==> flow/design.v <==
module mult(
  input wire clk,  
  input wire reset,  
  input wire multControl,
  input wire [31:0] aInput,
  input wire [31:0] bInput, 
  output reg [31:0] HI,  
  output reg [31:0] LO   
);
    reg [31:0] multiplicand;  
    reg [31:0] multiplier;    
    reg Q1;
    reg [31:0] A;
  	reg [5:0] counter;  
  	reg aux = 1;
  always @ (posedge clk) begin
    if(multControl == 1'b1 && reset == 1'b0) begin
      if(counter == 6'b000000) begin
        multiplier = aInput;
        multiplicand = bInput;
        counter = counter + 1;
      end
      else begin
        if(multiplier[0] == 1'b1 && Q1 == 1'b0) begin
          A = A - multiplicand;
        end
        else if(multiplier[0] == 1'b0 && Q1 == 1'b1) begin
          A = A + multiplicand;
        end
        {A, multiplier, Q1} = {A, multiplier, Q1} >> 1'b1;
        if(A[30] == 1'b1) begin
          A[31] = 1'b1;
        end         
        counter = counter + 1;
      end  
      if(counter == 6'b100001) begin
        LO = multiplier;
        HI = A;
      end
    end  
    else begin
      counter = 6'b000000;
      multiplier = 32'b00000000000000000000000000000000;
      multiplicand = 32'b00000000000000000000000000000000;
      Q1 = 1'b0;
      A = 32'b00000000000000000000000000000000;
    end
  end  
endmodule
* Step by step through the tools: mult
What the tools print for mult, step after step.
Line numbers count from 1 in the design file above.
Operators: Yosys type, input widths -> output width; for muxes data width and select width s.
Library cell names are shortened.
A cell with - has no value.
- Top module :: mult
- Clock port :: clk
- Cell library :: sky130hd
- Corner :: tt_025C_1v80

* Elaborated design
Counts by Yosys on the flattened word-level netlist (proc, flatten, opt, wreduce; memories kept). Register bits leave out memories and registers merged into their read ports (data or address). Print and check cells are left out. Cells with the same type and inputs are merged into one.
- Bits in writable memories :: 0
- Input bits :: 67
- Bits in latches :: 0
- Memory cells :: 0
- Memory bits (read-only) :: 0
- Word width x clocked read ports :: 0
- Register bits after elaboration :: 167
- Word-level cells :: 28
- Reduce/logical cells :: 5
- Div/mod/pow operators :: 0
- $mul :: 0
- Muxes and demuxes :: 9
- Bitwise logic cells :: 3
- Shift-type cells :: 0
- Eq/ne operators :: 1
- Order comparisons :: 0
- Add/sub/neg operators :: 3
** Operator list (count)
- $mux 32 :: 5
- $add 32x32->32 :: 1
- $sub 32x32->32 :: 1
- $mux 31 :: 1
- $add 6x1->6 const B :: 1
- $eq 6x6->1 const B :: 1
- $logic_not 6->1 :: 1
- $mux 6 :: 1
- $logic_and 1x1->1 :: 3
- $not 1->1 :: 3
- $reduce_and 2->1 :: 1
- $mux 1 :: 2

* Depth
Yosys ltp: most cells in a row. Word level: on the elaborated netlist, between registers, memories and ports. Mapped: between sequential cells and ports; inverters and the memories' decode and read muxes count.
- Depth after elaboration :: 8
- ABC_AREA :: 1
- Gate-level depth with buffers :: 18

* After synthesis
Source: synth_stat.txt of the flow (Yosys; design flattened, memories mapped). It holds for the ABC_AREA given above (unset counts as 0); a run with the other value may have another netlist.
** Cells by type
- dfxtp_1 :: count 103, area in all 2.06E+03 um^2
- edfxtp_1 :: count 64, area in all 1.92E+03 um^2
- nand2_1 :: count 300, area in all 1126.08 um^2
- inv_1 :: count 238, area in all 893.357 um^2
- ha_1 :: count 65, area in all 813.28 um^2
- nor2_1 :: count 167, area in all 626.851 um^2
- a21oi_1 :: count 102, area in all 510.49 um^2
- nand3_1 :: count 102, area in all 510.49 um^2
- a211oi_1 :: count 63, area in all 472.954 um^2
- o21ai_0 :: count 47, area in all 235.226 um^2
- buf_6 :: count 18, area in all 202.694 um^2
- or2_2 :: count 32, area in all 200.192 um^2
- xor2_1 :: count 13, area in all 113.859 um^2
- a21oi_2 :: count 12, area in all 105.101 um^2
- nand2_2 :: count 16, area in all 100.096 um^2
- nand4_1 :: count 15, area in all 93.84 um^2
- buf_2 :: count 18, area in all 90.086 um^2
- o21bai_1 :: count 12, area in all 90.086 um^2
Other cell types: 32; their cells: 148.
- Mapped flip-flops :: 167
- Mapped area :: 11173.2 um^2
- Sequential part of the area :: 3983.8 um^2
- Buffers :: 64
- Cell count :: 1535

* Worst setup path after synthesis
Path of least setup slack by OpenSTA after synthesis, without wires, with an ideal clock, recovery checks aside; 20% of the period is set as input and as output delay. Where synthesis merged equal registers, the netlist keeps one of their names.
- Kind :: input port to flip-flop
- From :: input port reset
- To :: register HI[0]
- Clock period :: 5.75 ns
- Path delay :: 5.351 ns
- Data arrival time :: 5.936 ns
- Launch time at the first pin :: 1.150 ns
- Stages :: 5
- Setup time :: 0.565 ns
- Data required time :: 5.185 ns
- Slack :: -0.751 ns
- Path buffers :: 2
- Synthesis period reached :: 6.501 ns
"path delay" = arrival - input delay + setup time.
"stages" counts driving pins, that of a launching flip-flop among them; a cell with two outputs on the path counts twice.
"synthesis period reached" is the clock period less the worst setup slack; recovery checks do not enter. This is arithmetic on one report: input and output delays are still those of the set period (20% each).
The rows between start and end are the longest chain of elaborated cells between them; the timing report does not say that the signal goes this way. Where chains are equally long, one stands for them.
Each line given opens the expression or statement behind the cell; cells for indexed reads and writes are added by Yosys, which also makes memories of some case tables.
The path ends at the enable pin of a flip-flop; only ways to that pin are counted.
- Cells stage by stage :: inv_1 -> nand2_1 -> buf_4 -> buf_6 -> nor3_1
- Length of the longest elaborated chain :: 5
** Ends and longest elaborated chain, post-synthesis
- from (decl) :: line 3 : input wire reset,
- $not 1->1 :: line 17 : if(multControl == 1'b1 && reset == 1'b0) begin
- $logic_and 1x1->1 :: line 17
- $mux 6 :: line 17
- $eq 6x6->1 :: line 36 : if(counter == 6'b100001) begin
- $reduce_and 2->1
- to (assign) :: line 38 : HI = A;
- to (decl) :: line 7 : output reg [31:0] HI,

* Timing after layout
Path of least setup slack in the final report of record 1 (OpenROAD, finished layout, wires in). Where an end is a register, its clock arrival counts in the times.
- Kind :: flip-flop to flip-flop
- From :: register counter[0]
- To :: register multiplier[13]
- Clock period :: 5.84 ns
- Data arrival time :: 3.42 ns
- Slack :: 2.77 ns
- Data required time :: 6.19 ns
- Stages :: 9
- Path buffers :: 1
- Launch time at the first pin :: 0.45 ns
- Setup time :: 0.11 ns
The rows between start and end are the longest chain of elaborated cells between them; the timing report does not say that the signal goes this way. Where chains are equally long, one stands for them.
A register here has more assigning lines than the two given.
- Cells stage by stage :: dfxtp_1 -> inv_1 -> ha_1 -> nand3_4 -> inv_2 -> buf_4 -> or2_2 -> inv_1 -> a211oi_1
- Length of the longest elaborated chain :: 2
** Ends and longest elaborated chain, post-layout
- from (decl) :: line 14 : reg [5:0] counter;
- from (assign) :: line 21 : counter = counter + 1;
- from (assign) :: line 34 : counter = counter + 1;
- $logic_not 6->1 :: line 18 : if(counter == 6'b000000) begin
- $mux 32 :: line 18
- to (assign) :: line 19 : multiplier = aInput;
- to (assign) :: line 43 : multiplier = 32'b00000000000000000000000000000000;
- to (decl) :: line 11 : reg [31:0] multiplier;

Memo
Re: implementation data of mult

Design mult on sky130hd. What follows are 2 stored runs of the flow, each under its own settings; their order means nothing. The constraints put input and output delay at 20% of the set period each and load the outputs with 0.01 pF.
"period achieved": clock period set for the run, less the worst setup slack. It is reckoned from that one timing run; input and output delays stay at 20% of the period that was set.
"time on the worst setup path" = time allowed to the worst setup path (clock period - input delay - output delay, where it has them) - its slack; a late launch clock adds to it, a late capture clock takes from it.
"power": no workload was simulated; the value follows from the tool's default switching activity.

* Record 1
** Files
==> flow/run.sh <==
#!/bin/bash
# the make line also repeats the synthesis and layout settings of config.mk as NAME=value (left out here)
make -C /OpenROAD-flow-scripts/flow DESIGN_CONFIG=/design/flow/config.mk WORK_HOME=/design/flow/orfs CLKGATE_MAP_FILE= finish
==> flow/config.mk <==
export PLATFORM = sky130hd
export DESIGN_NAME = mult
export DESIGN_NICKNAME = mult
export VERILOG_FILES = /design/flow/design.v
export SDC_FILE = /design/flow/constraint.sdc
export NUM_CORES = 4
export LEC_CHECK = 0
export ABC_AREA = 1
export CAP_MARGIN = 20
export CELL_PAD_IN_SITES_DETAIL_PLACEMENT = 2
export CORE_MARGIN = 2
export CORE_UTILIZATION = 28
export PLACE_DENSITY = 0.79
export SLEW_MARGIN = 20
==> flow/constraint.sdc <==
create_clock -name core_clock -period 5.84 [get_ports {clk}]
set_input_delay 1.1680 -clock core_clock [delete_from_list [all_inputs] [get_ports {clk}]]
set_output_delay 1.1680 -clock core_clock [all_outputs]
set_load 0.01 [all_outputs]
** Results
- Period achieved :: 3.070 ns
- Standard-cell area after layout :: 13361.6 um^2
- Power :: 0.003246 W
- Synthesis area :: 11173.2 um^2
- Time on the worst setup path :: 3.07 ns
- Kind of the worst setup path :: flip-flop to flip-flop
- Post-route worst hold slack :: 0.468 ns
- Area of the die :: 41518.1 um^2
- Worst setup slack after layout :: 2.770 ns
- Post-route utilization :: 0.338
- Final setup TNS :: 0.000 ns

* Record 2
** Files
==> flow/run.sh <==
#!/bin/bash
# the make line also repeats the synthesis and layout settings of config.mk as NAME=value (left out here)
make -C /OpenROAD-flow-scripts/flow DESIGN_CONFIG=/design/flow/config.mk WORK_HOME=/design/flow/orfs CLKGATE_MAP_FILE= finish
==> flow/config.mk <==
export PLATFORM = sky130hd
export DESIGN_NAME = mult
export DESIGN_NICKNAME = mult
export VERILOG_FILES = /design/flow/design.v
export SDC_FILE = /design/flow/constraint.sdc
export NUM_CORES = 4
export LEC_CHECK = 0
export ABC_AREA = 0
export CAP_MARGIN = 20
export CORE_ASPECT_RATIO = 1.81
export CORE_MARGIN = 2
export CORE_UTILIZATION = 41
export CTS_CLUSTER_SIZE = 65
export MAX_ROUTING_LAYER = met4
export MIN_ROUTING_LAYER = met2
export PLACE_DENSITY_LB_ADDON = 0.11
export SLEW_MARGIN = 20
export TNS_END_PERCENT = 65
==> flow/constraint.sdc <==
create_clock -name core_clock -period 2.55 [get_ports {clk}]
set_input_delay 0.5100 -clock core_clock [delete_from_list [all_inputs] [get_ports {clk}]]
set_output_delay 0.5100 -clock core_clock [all_outputs]
set_load 0.01 [all_outputs]
** Results
- Period achieved :: 3.073 ns
- Standard-cell area after layout :: 16397.0 um^2
- Power :: 0.008014 W
- Synthesis area :: 10366.2 um^2
- Time on the worst setup path :: 3.07 ns
- Kind of the worst setup path :: flip-flop to flip-flop
- Post-route worst hold slack :: 0.467 ns
- Area of the die :: 26627.6 um^2
- Worst setup slack after layout :: -0.523 ns
- Post-route utilization :: 0.656
- Final setup TNS :: -15.522 ns
