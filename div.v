==> flow/design.v <==
module div(  
    input wire clk,  
    input wire reset,  
    input wire divControl,  
    input wire [31:0] aInput,
    input wire [31:0] bInput,
    output reg [31:0] HI,   
    output reg [31:0] LO,   
    output reg err         
);
  reg [31:0] mod;
  reg [31:0] quoc;
  reg [31:0] A;
  reg [5:0] counter;  
  always @(posedge clk) begin
    if(divControl == 1'b1 && reset == 1'b0) begin 
      if(bInput == 32'b00000000000000000000000000000000) begin
        err = 1'b1;
      end
      else begin
        if(counter == 6'b000000) begin
          mod = bInput;
          quoc = aInput;
        end
        if(counter == 6'b100000) begin
          HI = A;
          LO = quoc;
        end
        {A, quoc} = {A, quoc} << 1;
        A = A - mod;
        if(A[31] == 1'b1) begin
          quoc[0] = 1'b0;
          A = A + mod;
        end
        else begin 
          quoc[0] = 1'b1;
        end
        counter = counter + 1;
      end
    end
    else if (divControl == 1'b0 || reset == 1'b1) begin
      mod = 32'b00000000000000000000000000000000;
      quoc = 32'b00000000000000000000000000000000;
      A = 32'b00000000000000000000000000000000;
      counter = 6'b000000;
      err = 0;     
    end
  end  
endmodule
# Step by step through the tools: div
# What the tools print for div, step after step.
# Line numbers count from 1 in the design file above.
# Operators: Yosys type, input widths -> output width; for muxes data width and select width s.
# Cell names lack the library's common part.
setup:
  top: "div"
  clk_port: "clk"
  library: "sky130hd"
  lib_corner: "tt_025C_1v80"

# Word level
# Yosys after proc, flatten, opt, wreduce and memory -nomap, before mapping. Memory bits, and registers merged into a memory's read port (data or address), are not among the register bits. Print and check cells are not counted. Equal cells are merged and count once.
word_totals:
  out_inout_bits: 65
  word_cells: 46
  reg_bits: 167
op_classes:
  bitwise: 3
  n_addsub: 3
  muxes: 22
  reduce_logical: 8
  eq_ne: 3
op_table:
  columns: ["operator", "n"]
  rows:
  - ["$mux 32", 13]
  - ["$add 32x32->32", 1]
  - ["$sub 32x32->32", 1]
  - ["$logic_not 32->1", 1]
  - ["$mux 31", 1]
  - ["$mux 6", 3]
  - ["$add 6x1->6 const B", 1]
  - ["$eq 6x6->1 const B", 1]
  - ["$logic_not 6->1", 1]
  - ["$mux 1", 5]
  - ["$reduce_and 2->1", 2]
  - ["$not 1->1", 3]
  - ["$reduce_and 3->1", 1]
  - ["$ne 2x1->1 const B", 1]
  - ["$ne 2x2->1 const B", 1]
  - ["$reduce_bool 2->1", 1]
  - ["$logic_and 1x1->1", 1]
  - ["$logic_or 1x1->1", 1]

# Depth
# Yosys ltp: most cells in a row. Word level: on the elaborated netlist, between registers, memories and ports. Mapped: between sequential cells and ports; inverters and the memories' decode and read muxes count.
depth:
  depth_word: 9
  ABC_AREA: 0
  mapped_depth: 34
  ltp_nobuf: 30

# After synthesis
# Yosys stat after the flow's synthesis: flattened, memories mapped to cells. It holds for the ABC_AREA given above (unset counts as 0); a run with the other value may have another netlist.
# Totals and module areas in this step are rounded.
synth_totals:
  seq_area_mm2: 0.005015
  synth_area_mm2: 0.01084
  cell_count: 1081
  ff_cells: 167
  buffers: 48
types:
  columns: ["cell_type", "n", "area_total_um2"]
  rows:
  - ["edfxtp_1", 167, 5014.81]
  - ["ha_1", 50, 625.6]
  - ["nand2_1", 144, 540.518]
  - ["mux2i_1", 48, 480.461]
  - ["xnor2_1", 44, 385.37]
  - ["nor2_1", 92, 345.331]
  - ["a21oi_1", 59, 295.283]
  - ["and2_1", 40, 250.24]
  - ["xor2_1", 25, 218.96]
  - ["o21ai_0", 40, 200.192]
  - ["inv_1", 50, 187.68]
  - ["a21o_1", 22, 165.158]
  - ["nor2b_1", 20, 125.12]
  - ["maj3_1", 12, 120.115]
  - ["clkbuf_1", 31, 116.362]
  - ["nand3_1", 19, 95.091]
  - ["nand2b_1", 14, 87.584]
  - ["nor4_1", 14, 87.584]
# Other cell types: 68; their cells: 190.

# Timing after synthesis
# Source: OpenSTA report_checks on the synthesized netlist (no wires, ideal clock, input and output delay 20% of the period each), path of least setup slack; recovery checks are left aside. Register names are those of the netlist, which keeps one name where synthesis merged equal registers.
synth_path:
  path_type: "input -> register"
  startpoint: "input port reset"
  endpoint: "register HI[0]"
  delay_ps: 5478
  t_first_pin_ps: 1990
  tclk_ps: 9950
  arrival_time_ps: 6903
  setup_ps: 565
  input_delay_ps: 1990
  path_stages: 5
  slack_ps: 2483
  synth_period_reached_ps: 7467
# "delay_ps" is the arrival time less input delay plus setup time.
# "path_stages": output pins that drive a net of the path, with the launching flip-flop's if there is one; two outputs of one cell count as two.
# "synth_period_reached_ps" = period - worst setup slack (recovery checks aside). The figure is calculated, with input and output delays left at 20% of the set period.
# The rows between start and end are the longest chain of elaborated cells between them; the timing report does not say that the signal goes this way. Where chains are equally long, one stands for them.
# A line is the first line of the expression or statement that the cell stems from. Yosys adds cells for indexed reads and writes and turns some case tables into memories.
synth_via:
  path_cell_list: "nand2b_1 -> clkbuf_1 -> clkinv_1 -> o21ai_0 -> nor3_1"
  elab_chain_len: 3
  cone_cells: 3
  cone_classes: "logic (1); reduce/logical (2)"
synth_lines:
  columns: ["item", "line_no", "text"]
  rows:
  - ["from (decl)", 3, "input wire reset,"]
  - ["$not 1->1", 16, "if(divControl == 1'b1 && reset == 1'b0) begin"]
  - ["$logic_and 1x1->1", 16, null]
  - ["$reduce_and 3->1", null, null]
  - ["to (assign)", 26, "HI = A;"]
  - ["to (decl)", 7, "output reg [31:0] HI,"]

# Path in the finished layout
# From the final timing report of stored run 1: the path of least setup slack in the routed layout; clock arrival at registers is part of the times.
# The report prints the path's times to 10 ps; the period is as set.
layout_path:
  path_type: "register -> register"
  startpoint: "register counter[0]"
  endpoint: "register A[30]"
  slack_ps: 420
  setup_ps: 240
  path_stages: 30
  t_first_pin_ps: 440
  tclk_ps: 6850
  arrival_time_ps: 6630
# The rows between start and end are the longest chain of elaborated cells between them; the timing report does not say that the signal goes this way. Where chains are equally long, one stands for them.
# At most two assigning lines are given for a register; there are more.
layout_via:
  path_cell_list: "edfxtp_1 -> inv_1 -> ha_1 -> or4b_1 -> buf_4 -> o21ai_0 -> nand2_1 -> xnor2_1 -> ha_1 -> o21bai_1 -> o21ai_1 -> o2111ai_1 -> a31oi_2 -> a221o_1 -> a31oi_2 -> buf_4 -> a21oi_1 -> o21ai_0 -> xor2_1 -> ha_1 -> a21o_1 -> a21oi_1 -> nor2b_1 -> o21ai_0 -> nand2b_1 -> a21oi_1 -> nor2b_1 -> a211oi_2 -> xor2_1 -> o2bb2ai_1"
  elab_chain_len: 9
  cone_cells: 12
  cone_classes: "add/sub (2); mux (9); reduce/logical (1)"
layout_lines:
  columns: ["item", "line_no", "text"]
  rows:
  - ["from (decl)", 14, "reg [5:0] counter;"]
  - ["from (assign)", 38, "counter = counter + 1;"]
  - ["from (assign)", 45, "counter = 6'b000000;"]
  - ["$logic_not 6->1", 21, "if(counter == 6'b000000) begin"]
  - ["$mux 32", 21, null]
  - ["$mux 32", 17, "if(bInput == 32'b00000000000000000000000000000000) begin"]
  - ["$mux 32", 16, "if(divControl == 1'b1 && reset == 1'b0) begin"]
  - ["$sub 32x32->32", 30, "A = A - mod;"]
  - ["$add 32x32->32", 33, "A = A + mod;"]
  - ["$mux 32", 31, "if(A[31] == 1'b1) begin"]
  - ["$mux 32", 17, null]
  - ["$mux 32", 16, null]
  - ["to (assign)", 30, null]
  - ["to (assign)", 33, null]
  - ["to (decl)", 13, "reg [31:0] A;"]

# Stored flow runs of div (2 of them; Yosys, OpenROAD, sky130hd). They differ in their settings and are not a sequence. Constraints: input delay and output delay 20% of the set period each, output load 0.01 pF.
# "period_reached_ps" = clock period - worst setup slack. The figure is calculated, with input and output delays left at 20% of the set period.
# "worst_path_ps": the worst setup path's part of the clock period (all of it between registers, 20% less for each end at a port) less its slack. A launch clock that arrives late makes it longer, a capture clock that arrives late makes it shorter.
# "totalPower_mw" is the tool's figure for a default switching activity; nothing was simulated.
# "worst_path_ps" is given in steps of 10 ps.
# The measured numbers are rounded.
runs:
  - name: "stored run 1"
    settings:
      period_ns: 6.85
      CORE_UTILIZATION: 48
      SETUP_SLACK_MARGIN: -0.68
      PLACE_DENSITY_LB_ADDON: 0.23
      CORE_MARGIN: 2
      CELL_PAD_IN_SITES_GLOBAL_PLACEMENT: 2
      TNS_END_PERCENT: 10
      ABC_AREA: 0
      GPL_TIMING_DRIVEN: 1
      CAP_MARGIN: 20
      SLEW_MARGIN: 20
    results:
      stdcell_area_mm2: 0.01328
      tns_setup_ps: 0
      yosys_chip_area_mm2: 0.01084
      worstSetupSlack_ps: 421
      design_die_area_mm2: 0.02379
      period_reached_ps: 6429
      final_hold_ws_ps: 439
      fin_util_frac: 0.605
      worst_path_ps: 6430
      worstPathKind: "register -> register"
      totalPower_mw: 4.807
  - name: "stored run 2"
    settings:
      period_ns: 6.48
      CORE_UTILIZATION: 56
      PLACE_DENSITY_LB_ADDON: 0.24
      CORE_ASPECT_RATIO: 1.21
      CELL_PAD_IN_SITES_GLOBAL_PLACEMENT: 1
      TNS_END_PERCENT: 70
      GPL_TIMING_DRIVEN: 1
      CTS_CLUSTER_DIAMETER: 382
      SLEW_MARGIN: 25
      CAP_MARGIN: 20
      CORE_MARGIN: 2
    results:
      stdcell_area_mm2: 0.01341
      tns_setup_ps: 0
      yosys_chip_area_mm2: 0.01084
      worstSetupSlack_ps: 253
      design_die_area_mm2: 0.02048
      period_reached_ps: 6227
      final_hold_ws_ps: 449
      fin_util_frac: 0.711
      worst_path_ps: 6230
      worstPathKind: "register -> register"
      totalPower_mw: 5.197
